==> flow/design.v <==
module fw_control(
	in_valid,
	inD,
	reset,
	clk,
	instr_out,
	dOut
);
input reset, in_valid, clk;
input [4*16-1: 0] inD;
output [(1 + 5 + 3)-1: 0] instr_out;
output [4*16-1: 0] dOut;
reg [(1 + 5 + 3)-1: 0] instr_out = {5'b0, 3'b111};
reg [4*16-1: 0] dOut;
reg [1:0] phase;
reg state = 1'b0;
reg [3-1: 0] op = 3'b000;
reg [5-1: 0] id = 5'b0;
reg [(1+2*5-2-1): 0] counter1 = 0;
reg [(2*5-2-1): 0] counter2 = 0;
reg fwd = 1'b1;
reg fwd1 = 1'b0;
always @(posedge clk, posedge reset)
begin
	if (reset)
	begin
		instr_out <= {5'b0, 3'b111};
		op <= 3'b000;
		id <= 0;
		state <= 1'b0;
		counter1 <= 0;
		counter2 <= 0;
		dOut <= {4*16{1'b1}};
		fwd <= 1'b1;
		fwd1 <= 1'b0;
	end
	else
	begin
	   if (in_valid)
	   begin
		   case (phase)
			   2'b00:
				begin
					case (state)
						1'b0: 
						begin
							counter1 <= counter1 + 1'b1;
							if (counter1%(32/4) == {5-2{1'b1}})
							begin
								op <= op^1'b1;
							end
							if (counter1%(2*32/4) == {1+5-2{1'b1}})
							begin
								id <= id + 1'b1;
							end
							if (counter1 == 2*32*32/4-1'b1)
							begin
								state <= 1'b1;
								op <= 3'b100;
							end
							instr_out <= {1'b0, id, op};
						end
						1'b1:
						begin
							counter2 <= counter2 + 1'b1;
							op <= 3'b100;
							if (counter2%(32/4) == {5-2{1'b1}})
							begin
								id <= id + 1'b1;
							end
							if (counter2 == 32*32/4-1'b1)
							begin
								state <= 1'b0;
								op <= 3'b000;
							end
							instr_out <= {1'b0, id, op};
						end
					endcase
				end
				2'b11:
				begin
					case (state)
						1'b0:
						begin
							counter1 <= counter1 + 1'b1;
							if (counter1%(32/4) == {5-2{1'b1}})
							begin
								id <= id + 1'b1;
							end
							if (counter1 == 32*32/4-1'b1)
							begin
								op <= 3'b001;
							end
							if (counter1 == 2*32*32/4-1'b1)
							begin
								op <= 3'b010;
								state <= 1'b1;
							end
							instr_out <= {1'b1, id, op};
						end
						1'b1:
						begin
							counter2 <= counter2 + 1'b1;
							if (counter2 == 32*32/4-1'b1)
							begin
								state <= 1'b0;
								op <= 3'b000;
							end
							if (counter2%(32/4) == {5-2{1'b1}})
							begin
								id <= id + 1'b1;
							end
							instr_out <= {1'b0, id, op};
						end
					endcase  
				end
				2'b01:
				begin
					case (state)
						1'b0:
						begin
							counter1 <= counter1 + 1'b1;
							if (counter1%(32/4) == {5-2{1'b1}})
							begin
								op <= op^1'b1;
								fwd <= fwd^1'b1;
							end
							if (counter1%(2*32/4) == {1+5-2{1'b1}})
							begin
								id <= id + 1'b1;
							end
							if (counter1 == 2*32*32/4-1'b1)
							begin
								op <= 3'b101;
								state <= 1'b1;
							end
							instr_out <= {fwd, id, op};
						end
						1'b1:
						begin
							counter2 <= counter2 + 1'b1;
							if (counter2%(32/4) == {5-2{1'b1}})
							begin
								id <= id + 1'b1;
							end
							if (counter2 == 32*32/4-1'b1)
							begin
								op <= 3'b000;
								state <= 1'b0;
							end
							instr_out <= {1'b0, id, op};
						end
					endcase
				end
				2'b10:
				begin
					case (state)
						1'b0:
						begin
							counter1 <= counter1 + 1'b1;
							if (counter1%(32/4) == {5-2{1'b1}})
							begin
								op <= op^1'b1;
								fwd1 <= fwd1^1'b1;
							end
							if (counter1%(2*32/4) == {1+5-2{1'b1}})
							begin
								id <= id + 1'b1;
							end
							if (counter1 == 2*32*32/4-1'b1)
							begin
								op <= 3'b100;
								state <= 1'b1;
							end
							instr_out <= {fwd1, id, op};
						end
						1'b1:
						begin
							counter2 <= counter2 + 1'b1;
							if (counter2%(32/4) == {5-2{1'b1}})
							begin
								id <= id + 1'b1;
							end
							if (counter2 == 32*32/4-1'b1)
							begin
								state <= 1'b0;
								op <= 3'b000;
							end
							instr_out <= {1'b0, id, op};
						end
					endcase  
				end
			endcase  
		end  
		else
		begin
			instr_out <= {1'b0, 5'b0, 3'b111};
		end
		dOut <= inD;
	end  
end  
endmodule
# Step by step through the tools: fw_control
# The steps from the RTL of fw_control to its reports follow in flow order.
# Lines are those of the file above, counted from 1.
# Cell names lack the library's common part.
# The mark -- stands for no value.
# inputs
top_module	fw_control
clock_port	clk
cell_library	sky130hd
lib_corner	tt_025C_1v80

# Elaborated design
# Source: Yosys, flattened and elaborated, memories not mapped. Widths are those after wreduce. Registers that Yosys merges into a memory's read port (data or address) are not register bits. Print and check cells do not count.
# classes
n_reduce_logical	11
n_eq	19
mux	31
addsub	3
n_logic	4
# op_table
op	count
case mux 9 bit (select 2 bit)	3
case mux 9 bit (select 4 bit)	1
case mux 5 bit (select 2 bit)	3
2-to-1 mux 9 bit	3
case mux 3 bit (select 2 bit)	4
2-to-1 mux 3 bit	6
2-to-1 mux 8 bit	2
inequality test 3 x 2 -> 1 bit with constant B	5
2-to-1 mux 5 bit	3
case mux 3 bit (select 4 bit)	1
adder 9 x 1 -> 9 bit with constant B	1
== test 9 x 8 -> 1 bit with constant B	1
== test 9 bit with constant B	1
AND reduction 4 bit	2
adder 8 x 1 -> 8 bit with constant B	1
== test 8 bit with constant B	1
AND reduction 7 bit	1
== test 3 bit with constant B	2
AND reduction 3 bit	2
AND reduction 6 bit	1
adder 5 x 1 -> 5 bit with constant B	1
NOT 1 bit	4
== test 2 bit with constant B	2
== test 4 bit with constant B	1
inequality test 4 bit with constant B	1
nonzero test 4 bit	1
OR reduction 4 bit	1
2-to-1 mux 1 bit	4
# Not listed: further kinds 9, cells in them 9.
# word_totals
wordCells	77
input_bits	67
regBits	101

# Depth
# Depth = most cells in a row (Yosys ltp): at word level without a register or memory, in the mapped netlist without a sequential cell, where the memories' decode and read muxes count.
# logic_depth
ltp_word	5
abc_area	0
mapped_depth	1

# After synthesis
# Yosys stat after the flow's synthesis: flattened, memories mapped to cells. It holds for the ABC_AREA given above (unset counts as 0); a run with the other value may have another netlist.
# The area totals of this step are shown rounded.
# by_type
type	count	type_area_um2
dfstp_2	65	1.71E+03
buf_4	8	60.058
inv_1	2	7.507
conb_1	1	3.754
# mapped
n_buf	8
sequential_area_um2	1710
ff_cells	65
yosys_area_um2	1780
cell_count	76

# Path before layout
# Path of least setup slack by OpenSTA after synthesis, without wires, with an ideal clock, recovery checks aside; 20% of the period is set as input and as output delay. Where synthesis merged equal registers, the netlist keeps one of their names.
# synth_path
path_kind	flip-flop to output port
from	register instr_out[1]
to	output port instr_out[1]
delay_ps	661
arrival_time_ps	661
tclk_ps	958
slack_ps	105
path_stages	2
n_path_buf	1
t_first_pin_ps	0
required_time_ps	766
out_delay_ps	192
synth_period_reached_ps	853
# "delay_ps" = arrival - input delay + setup time.
# A path that ends at an output port has no setup time.
# "path_stages": output pins that drive a net of the path, with the launching flip-flop's if there is one; two outputs of one cell count as two.
# "synth_period_reached_ps" is the clock period less the worst setup slack; recovery checks do not enter. This is arithmetic on one report: input and output delays are still those of the set period (20% each).
# A register here has more assigning lines than the two given.
# synth_via
cell_sequence	dfstp_2 -> buf_4
elab_chain_len	0
cone_cells	0
# synth_rtl
item	line	source
start, declared	11	output [(1 + 5 + 3)-1: 0] instr_out;
start, assigned	27	instr_out <= {5'b0, 3'b111};
start, assigned	61	instr_out <= {1'b0, id, op};
end, declared	11

# Path in the finished layout
# From the final timing report of run 2: the path of least setup slack in the routed layout; clock arrival at registers is part of the times.
# The path's times are printed in steps of 10 ps; the period is the one set.
# layout_path
path_kind	flip-flop to output port
from	register dOut[23]
to	output port dOut[23]
t_first_pin_ps	320
out_delay_ps	150
n_path_buf	1
path_stages	2
required_time_ps	610
slack_ps	-380
arrival_time_ps	980
tclk_ps	758
# layout_via
cell_sequence	dfstp_2 -> buf_6
elab_chain_len	0
cone_cells	0
# layout_rtl
item	line	source
start, declared	12	output [4*16-1: 0] dOut;
start, assigned	33	dOut <= {4*16{1'b1}};
start, assigned	199	dOut <= inD;
end, declared	12

--- measured runs ---
Top module fw_control; platform sky130hd; tools Yosys and OpenROAD; 2 stored runs in no particular order. Input and output delays are each 20% of the period that was set; the output load is 0.01 pF.
"timing.achieved_period_ps": clock period set for the run, less the worst setup slack. It is reckoned from that one timing run; input and output delays stay at 20% of the period that was set.
"worstPathTime_ps" = time allowed to the worst setup path (clock period - input delay - output delay, where it has them) - its slack; a late launch clock adds to it, a late capture clock takes from it.
"worstPathTime_ps" is known to 10 ps.
Results are given in rounded form.

Run 1, flow files:
==> flow/run.sh <==
#!/bin/bash
# the make line also repeats the synthesis and layout settings of config.mk as NAME=value (left out here)
make -C /OpenROAD-flow-scripts/flow DESIGN_CONFIG=/design/flow/config.mk WORK_HOME=/design/flow/orfs CLKGATE_MAP_FILE= finish
==> flow/config.mk <==
export PLATFORM = sky130hd
export DESIGN_NAME = fw_control
export DESIGN_NICKNAME = fw_control
export VERILOG_FILES = /design/flow/design.v
export SDC_FILE = /design/flow/constraint.sdc
export NUM_CORES = 4
export LEC_CHECK = 0
export ABC_AREA = 0
export CAP_MARGIN = 20
export CELL_PAD_IN_SITES_DETAIL_PLACEMENT = 0
export CORE_ASPECT_RATIO = 0.99
export CORE_MARGIN = 10
export CORE_UTILIZATION = 51
export GPL_TIMING_DRIVEN = 0
export PLACE_DENSITY = 0.94
export SLEW_MARGIN = 20
==> flow/constraint.sdc <==
create_clock -name core_clock -period 0.871 [get_ports {clk}]
set_input_delay 0.1742 -clock core_clock [delete_from_list [all_inputs] [get_ports {clk}]]
set_output_delay 0.1742 -clock core_clock [all_outputs]
set_load 0.01 [all_outputs]

Run 1: unfinished; error DPL-0033 in placement

Run 2, flow files:
==> flow/run.sh <==
#!/bin/bash
# the make line also repeats the synthesis and layout settings of config.mk as NAME=value (left out here)
make -C /OpenROAD-flow-scripts/flow DESIGN_CONFIG=/design/flow/config.mk WORK_HOME=/design/flow/orfs CLKGATE_MAP_FILE= finish
==> flow/config.mk <==
export PLATFORM = sky130hd
export DESIGN_NAME = fw_control
export DESIGN_NICKNAME = fw_control
export VERILOG_FILES = /design/flow/design.v
export SDC_FILE = /design/flow/constraint.sdc
export NUM_CORES = 4
export LEC_CHECK = 0
export CAP_MARGIN = 20
export CELL_PAD_IN_SITES_DETAIL_PLACEMENT = 2
export CORE_MARGIN = 7
export CORE_UTILIZATION = 18
export CTS_CLUSTER_SIZE = 93
export GPL_ROUTABILITY_DRIVEN = 1
export HOLD_SLACK_MARGIN = 0.3
export MAX_ROUTING_LAYER = met4
export MIN_ROUTING_LAYER = met1
export PLACE_DENSITY_LB_ADDON = 0.3
export SLEW_MARGIN = 20
==> flow/constraint.sdc <==
create_clock -name core_clock -period 0.758 [get_ports {clk}]
set_input_delay 0.1516 -clock core_clock [delete_from_list [all_inputs] [get_ports {clk}]]
set_output_delay 0.1516 -clock core_clock [all_outputs]
set_load 0.01 [all_outputs]

==> results of run 2, as CSV <==
result,value
ys_area_um2,1780
die_um2,12900
finish.stdcell_area_um2,3540
fin_ws_ps,-378
tns_setup_ps,-23200
final_hold_ws_ps,219
timing.achieved_period_ps,1136
worstPathTime_ps,980
critical_path_type,"flip-flop to output port"
--- end ---
