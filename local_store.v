==> flow/design.v <==
module local_store(
	clk,
	we,
	a_r,
	a_w,
	di,
	dout,
);
parameter size = 32/4;
input clk;
input we;
input [(5 - 2)-1: 0] a_r;
input [(5 - 2)-1: 0] a_w;
input [4*16-1: 0] di;
output [4*16-1: 0] dout;
reg [4*16-1: 0] ram[size-1: 0];
reg [(5 - 2)-1: 0] read_a;
always @(posedge clk)
begin
	if (we == 1'b1)
	begin
		ram[a_w] <= di;
	end
	read_a <= a_r;
end
assign dout = ram[read_a];
endmodule
# ---- From RTL to reports: local_store
# The steps from the RTL of local_store to its reports follow in flow order.
# Line numbers count from 1 in the design file above.
# Cell names lack the library's common part.
# The mark -- stands for no value.
dict set report inputs {
  top {local_store}
  clock_port {clk}
  lib {sky130hd}
  lib_corner {tt_025C_1v80}
}

# ---- Elaborated design
# Source: Yosys, flattened and elaborated, memories not mapped. Widths are those after wreduce; folded enables and synchronous resets count as part of the registers. Registers that Yosys merges into a memory's read port (data or address) are not register bits. Print and check cells do not count. Equal cells are merged and count once.
# Memory sizes are those after Yosys's memory passes, which may raise the word count (mostly to a power of two), join words into wider ones and drop unused or constant bits.
dict set report bits {
  ff_bits 0
  ram_bits 512
  clocked_rd_ports_x_width 64
  n_memories 1
  inputBits 72
  output_inout_bits 64
}
dict set report op_classes {
  n_mux 3
}
# memory words word_bits read_ports write_ports line_no
set mem_list {}
lappend mem_list {ram 8 64 1 1 16} ;# reg [4*16-1: 0] ram[size-1: 0];
# cell count
set ops {}
lappend ops {{64-bit two-way mux} 1}
lappend ops {{3-bit two-way mux} 1}
lappend ops {{1-bit two-way mux} 1}

# ---- Longest topological paths
# Longest topological path by Yosys (ltp), each cell counted once; first at word level (registers and memories cut), then after technology mapping (sequential cells cut; the memories' decode and read muxes count).
dict set report depth {
  ltp_word 1
  abc_area 0
  mapped_depth 4
}

# ---- Netlist
# Yosys stat after the flow's synthesis: flattened, memories mapped to cells. It holds for the ABC_AREA given above (unset counts as 0); a run with the other value may have another netlist.
# The area totals of this step are shown rounded.
dict set report synth_totals {
  mapped_cells 755
  yosys_area_um2 19300
  ffs 515
  n_buf 35
}
# cell count
set by_type {}
lappend by_type {edfxtp_1 512}
lappend by_type {mux4_2 128}
lappend by_type {mux2_2 64}
lappend by_type {buf_6 11}
lappend by_type {dfxtp_1 3}
lappend by_type {buf_1 9}
lappend by_type {clkbuf_1 9}
lappend by_type {buf_4 3}
lappend by_type {nor2_1 6}
lappend by_type {nand2b_1 3}
lappend by_type {buf_2 3}
lappend by_type {nor3_1 2}
lappend by_type {nand2_1 2}

# ---- Timing after synthesis
# OpenSTA on the mapped netlist: ideal clock, no wires. The path of least setup slack (recovery checks aside). Input and output delay are each 20% of the period. Register names are those of the netlist, which keeps one name where synthesis merged equal registers.
dict set report synth_timing {
  kind {input port to flip-flop}
  from {input a_w[2]}
  to {memory ram[0][0]}
  period_ns 8.17
  setup_ns 0.565
  launch_ns 1.634
  arrival_time_ns 6.164
  slack_ns 1.440
  path_delay_ns 5.095
  path_stages 2
  path_buffers 0
  period_less_setup_slack_ns 6.73
}
# "path_delay_ns" is the arrival time less input delay plus setup time.
# "path_stages": output pins that drive a net of the path, with the launching flip-flop's if there is one; two outputs of one cell count as two.
# "period_less_setup_slack_ns" is the clock period less the worst setup slack; recovery checks do not enter. This is arithmetic on one report: input and output delays are still those of the set period (20% each).
# Between the ends stands the longest chain of elaborated cells between them, by number of cells; it is not shown to be the way that was timed. Of several equally long chains one is given.
# Each line given opens the expression or statement behind the cell; cells for indexed reads and writes are added by Yosys, which also makes memories of some case tables.
dict set report synth_via {
  path_cell_list {nand2b_1 > nor3_1}
  elab_chain_cells 1
  cells_between 1
  cone_lines 1
  classes_between {1 x mux}
}
# item line_no
set synth_rtl {}
lappend synth_rtl {{start, declared} 13} ;# input [(5 - 2)-1: 0] a_w;
lappend synth_rtl {{3-bit two-way mux} 20} ;# if (we == 1'b1)
lappend synth_rtl {{end, declared} 16} ;# reg [4*16-1: 0] ram[size-1: 0];

# ---- Timing after layout
# From the final timing report of flow run 1: the path of least setup slack in the routed layout; clock arrival at registers is part of the times.
dict set report layout_timing {
  kind {flip-flop to output port}
  from {register (name not given)}
  to {output dout[26]}
  period_ns 6.25
  output_delay_ns 1.25
  launch_ns 0.54
  arrival_time_ns 2.92
  slack_ns 2.08
  path_stages 6
  path_buffers 3
}
dict set report layout_via {
  path_cell_list {dfxtp_4 > buf_16 > buf_12 > mux4_2 > mux2_2 > clkdlybuf4s50_1}
}
# item line_no
set layout_rtl {}
lappend layout_rtl {{end, declared} 15} ;# output [4*16-1: 0] dout;
# Chain of elaborated cells between the ends: none given.

; 2 stored runs of local_store in the flow (synthesis by Yosys, layout by OpenROAD, sky130hd cells), in arbitrary order. Constraints: input delay and output delay 20% of the set period each, output load 0.01 pF.
; "period_less_ws_ns" is the run's clock period less its worst setup slack. It is reckoned from that one timing run; input and output delays stay at 20% of the period that was set.
; "worst_path_ns" means the part of the period allowed to the worst setup path (the constraints hold back 20% at inputs and 20% at outputs) less its slack; where the path has registers, the arrival times of their clocks count too.
; By "total_power_uw" is meant OpenSTA's value without simulated activity: inputs other than the clock are taken to toggle once in ten clock periods, and the tool carries that through the logic.
; Results are given in rounded form.

[flow run 1: settings]
period_ns = 6.25
CORE_UTILIZATION = 58
SETUP_SLACK_MARGIN = 1.24
PLACE_DENSITY_LB_ADDON = 0.02
CORE_ASPECT_RATIO = 1.65
CELL_PAD_IN_SITES_DETAIL_PLACEMENT = 0
TNS_END_PERCENT = 95
CTS_CLUSTER_SIZE = 42
SLEW_MARGIN = 40
MIN_ROUTING_LAYER = met1
CAP_MARGIN = 20
CORE_MARGIN = 2
[flow run 1: results]
total_power_uw = 7040
dieArea_um2 = 34800
yosys_chip_area_um2 = 19300
setup_tns_ns = 0.000
holdWs_ns = 1.14
finish.utilization_frac = 0.694
period_less_ws_ns = 4.171
worst_path_ns = 2.92
worstPathKind = flip-flop to output port
ws_setup_ns = 2.08
finalCellArea_um2 = 22700

[flow run 2: settings]
period_ns = 6.76
CAP_MARGIN = 20
CORE_MARGIN = 2
CORE_UTILIZATION = 40
SLEW_MARGIN = 20
[flow run 2: results]
finish.utilization_frac = 0.484
total_power_uw = 6840
dieArea_um2 = 50100
setup_tns_ns = 0.000
ws_setup_ns = 2.09
worst_path_ns = 3.32
worstPathKind = flip-flop to output port
yosys_chip_area_um2 = 19300
holdWs_ns = 1.21
finalCellArea_um2 = 23100
period_less_ws_ns = 4.672
