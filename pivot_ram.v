==> flow/design.v <==
module pivot_ram (
	clk, 
	we, 
	a_r, 
	a_w,
	di, 
	dout
);
input clk, we;
input [(5 - 2)-1: 0] a_r, a_w;
input [4*16-1:0] di;
output [4*16-1:0] dout;
reg [4*16-1:0] ram [0:32/4-1];
reg [(5 - 2)-1: 0] read_a;
always @(posedge clk) begin
	if (we)
		ram[a_w] <= di;
	read_a <= a_r;
end
assign dout = ram[read_a];
endmodule
# From RTL to reports: pivot_ram
# What the tools print for pivot_ram, step after step.
# Lines are those of the file above, counted from 1.
# Library cell names are shortened.
# A cell with -- has no value.
# design
design,pivot_ram
clk_port,clk
library,sky130hd
corner,tt_025C_1v80

# After elaboration
# Counts by Yosys on the flattened word-level netlist (proc, flatten, opt, wreduce; memories kept). Register bits leave out memories and registers merged into their read ports (data or address); mux counts leave out enables and synchronous resets folded into registers. Print and check cells are left out. Cells with the same type and inputs are merged into one.
# Yosys's memory passes give these memory sizes; they may raise the number of words (mostly to a power of two), join words into wider ones and drop unused or constant bits.
# bits
ff_bits,0
latchBits,0
wordCells,4
ramBits,512
output_inout_bits,64
mem_count,1
mem_bits_ro,0
clocked_rd_ports_x_width,64
# mem_list
name,size,word_bits,rd,wr,line,text
ram,8,64,1,1,13,reg [4*16-1:0] ram [0:32/4-1];
# classes
n_div,0
logic,0
cmp,0
shifts,0
add_sub_neg,0
equal,0
muxes,3
n_mul,0
reduce_logical,0
# ops
operator,count
2-to-1 mux 64 bit,1
2-to-1 mux 3 bit,1
2-to-1 mux 1 bit,1

# Longest topological paths
# Yosys ltp: most cells in a row. Word level: on the elaborated netlist, between registers, memories and ports. Mapped: between sequential cells and ports; inverters and the memories' decode and read muxes count.
# depth
ltp_word,1
ABC_AREA,0
mapped_depth,4
mapped_depth_nobuf,2

# After synthesis
# Source: synth_stat.txt of the flow (Yosys; design flattened, memories mapped). It holds for the ABC_AREA given above (unset counts as 0); a run with the other value may have another netlist.
# types
type,count,type_area_um2
edfxtp_1,512,1.54E+04
mux4_2,128,2.88E+03
mux2_2,64,720.691
buf_6,11,123.869
dfxtp_1,3,60.058
buf_1,9,33.782
clkbuf_1,9,33.782
buf_4,3,22.522
nor2_1,6,22.522
nand2b_1,3,18.768
buf_2,3,15.014
nor3_1,2,10.01
nand2_1,2,7.507
# synth_totals
mapped_area_um2,19326.0
cells,755
seqArea_um2,15434.8
buffers,35
ff_cells,515

# Worst setup path after synthesis
# Path of least setup slack by OpenSTA after synthesis, without wires, with an ideal clock, recovery checks aside; 20% of the period is set as input and as output delay. Where synthesis merged equal registers, the netlist keeps one of their names.
# synth_path
path_kind,input -> register
startpoint,input port a_w[2]
endpoint,memory ram[0][0]
t_arrival_ns,5.802
stages,2
path_slack_ns,-0.008
n_path_buf,0
path_delay_ns,5.095
clock_period_ns,6.36
setup_time_ns,0.565
launch_ns,1.272
period_less_setup_slack_ns,6.368
# "path_delay_ns" is the arrival time less input delay plus setup time.
# "stages" counts driving pins, that of a launching flip-flop among them; a cell with two outputs on the path counts twice.
# "period_less_setup_slack_ns" = period - worst setup slack (recovery checks aside). The figure is calculated, with input and output delays left at 20% of the set period.
# Between the ends stands the longest chain of elaborated cells between them, by number of cells; it is not shown to be the way that was timed. Of several equally long chains one is given.
# Each line given opens the expression or statement behind the cell; cells for indexed reads and writes are added by Yosys, which also makes memories of some case tables.
# synth_via
cell_sequence,nand2b_1 nor3_1
elab_chain_len,1
cone_cells,1
cone_lines,1
# synth_lines
element,line,text
"start, declared",10,"input [(5 - 2)-1: 0] a_r, a_w;"
2-to-1 mux 3 bit,16,if (we)
"end, declared",13,reg [4*16-1:0] ram [0:32/4-1];

# Path in the finished layout
# Path of least setup slack in the final report of run 1 (OpenROAD, finished layout, wires in). Where an end is a register, its clock arrival counts in the times.
# layout_path
path_kind,register -> output
startpoint,register (name not given)
endpoint,output port dout[49]
n_path_buf,3
launch_ns,0.57
out_delay_ns,1.14
clock_period_ns,5.71
t_arrival_ns,3.28
path_slack_ns,1.28
stages,6
# layout_via
cell_sequence,dfxtp_1 buf_2 buf_1 mux4_2 mux2_2 clkdlybuf4s50_1
# layout_lines
element,line,text
"end, declared",12,output [4*16-1:0] dout;
# No chain of elaborated cells between the ends is given.

# Stored flow runs of pivot_ram (2 of them; Yosys, OpenROAD, sky130hd). They differ in their settings and are not a sequence. Constraints: input delay and output delay 20% of the set period each, output load 0.01 pF.
# By "timing.achieved_period_ns" is meant the clock period of the run minus its worst setup slack. This is arithmetic on one report: input and output delays are still those of the set period (20% each).
# By "timing.worst_path_ns" is meant the share of the clock period that the worst setup path is allowed (20% is reserved at inputs, 20% at outputs), minus its slack. Clock arrival times at its registers enter into it.
# A setting shown as n/a is not set for that run.
stored run,period_ns,CORE_UTILIZATION,SETUP_SLACK_MARGIN,PLACE_DENSITY,CORE_ASPECT_RATIO,CORE_MARGIN,CELL_PAD_IN_SITES_DETAIL_PLACEMENT,TNS_END_PERCENT,GPL_TIMING_DRIVEN,MAX_ROUTING_LAYER,CAP_MARGIN,SLEW_MARGIN,PLACE_DENSITY_LB_ADDON,CTS_CLUSTER_DIAMETER,MIN_ROUTING_LAYER,final_stdcell_area_um2,yosys_chip_area_um2,timing.achieved_period_ns,worst_setup_slack_ns,die_area_um2,timing.worst_path_ns,critical_path_type
run 1,5.71,35,-0.06,0.94,1.82,3,2,55,0,met5,20,20,n/a,n/a,n/a,23817.8,19326.0,4.427,1.283,58199.9,3.28,register -> output
run 2,11.1,32,-0.74,n/a,n/a,2,n/a,n/a,n/a,met4,25,20,0.12,189,met1,23413.7,19326.0,6.297,4.803,62375.1,4.08,register -> output
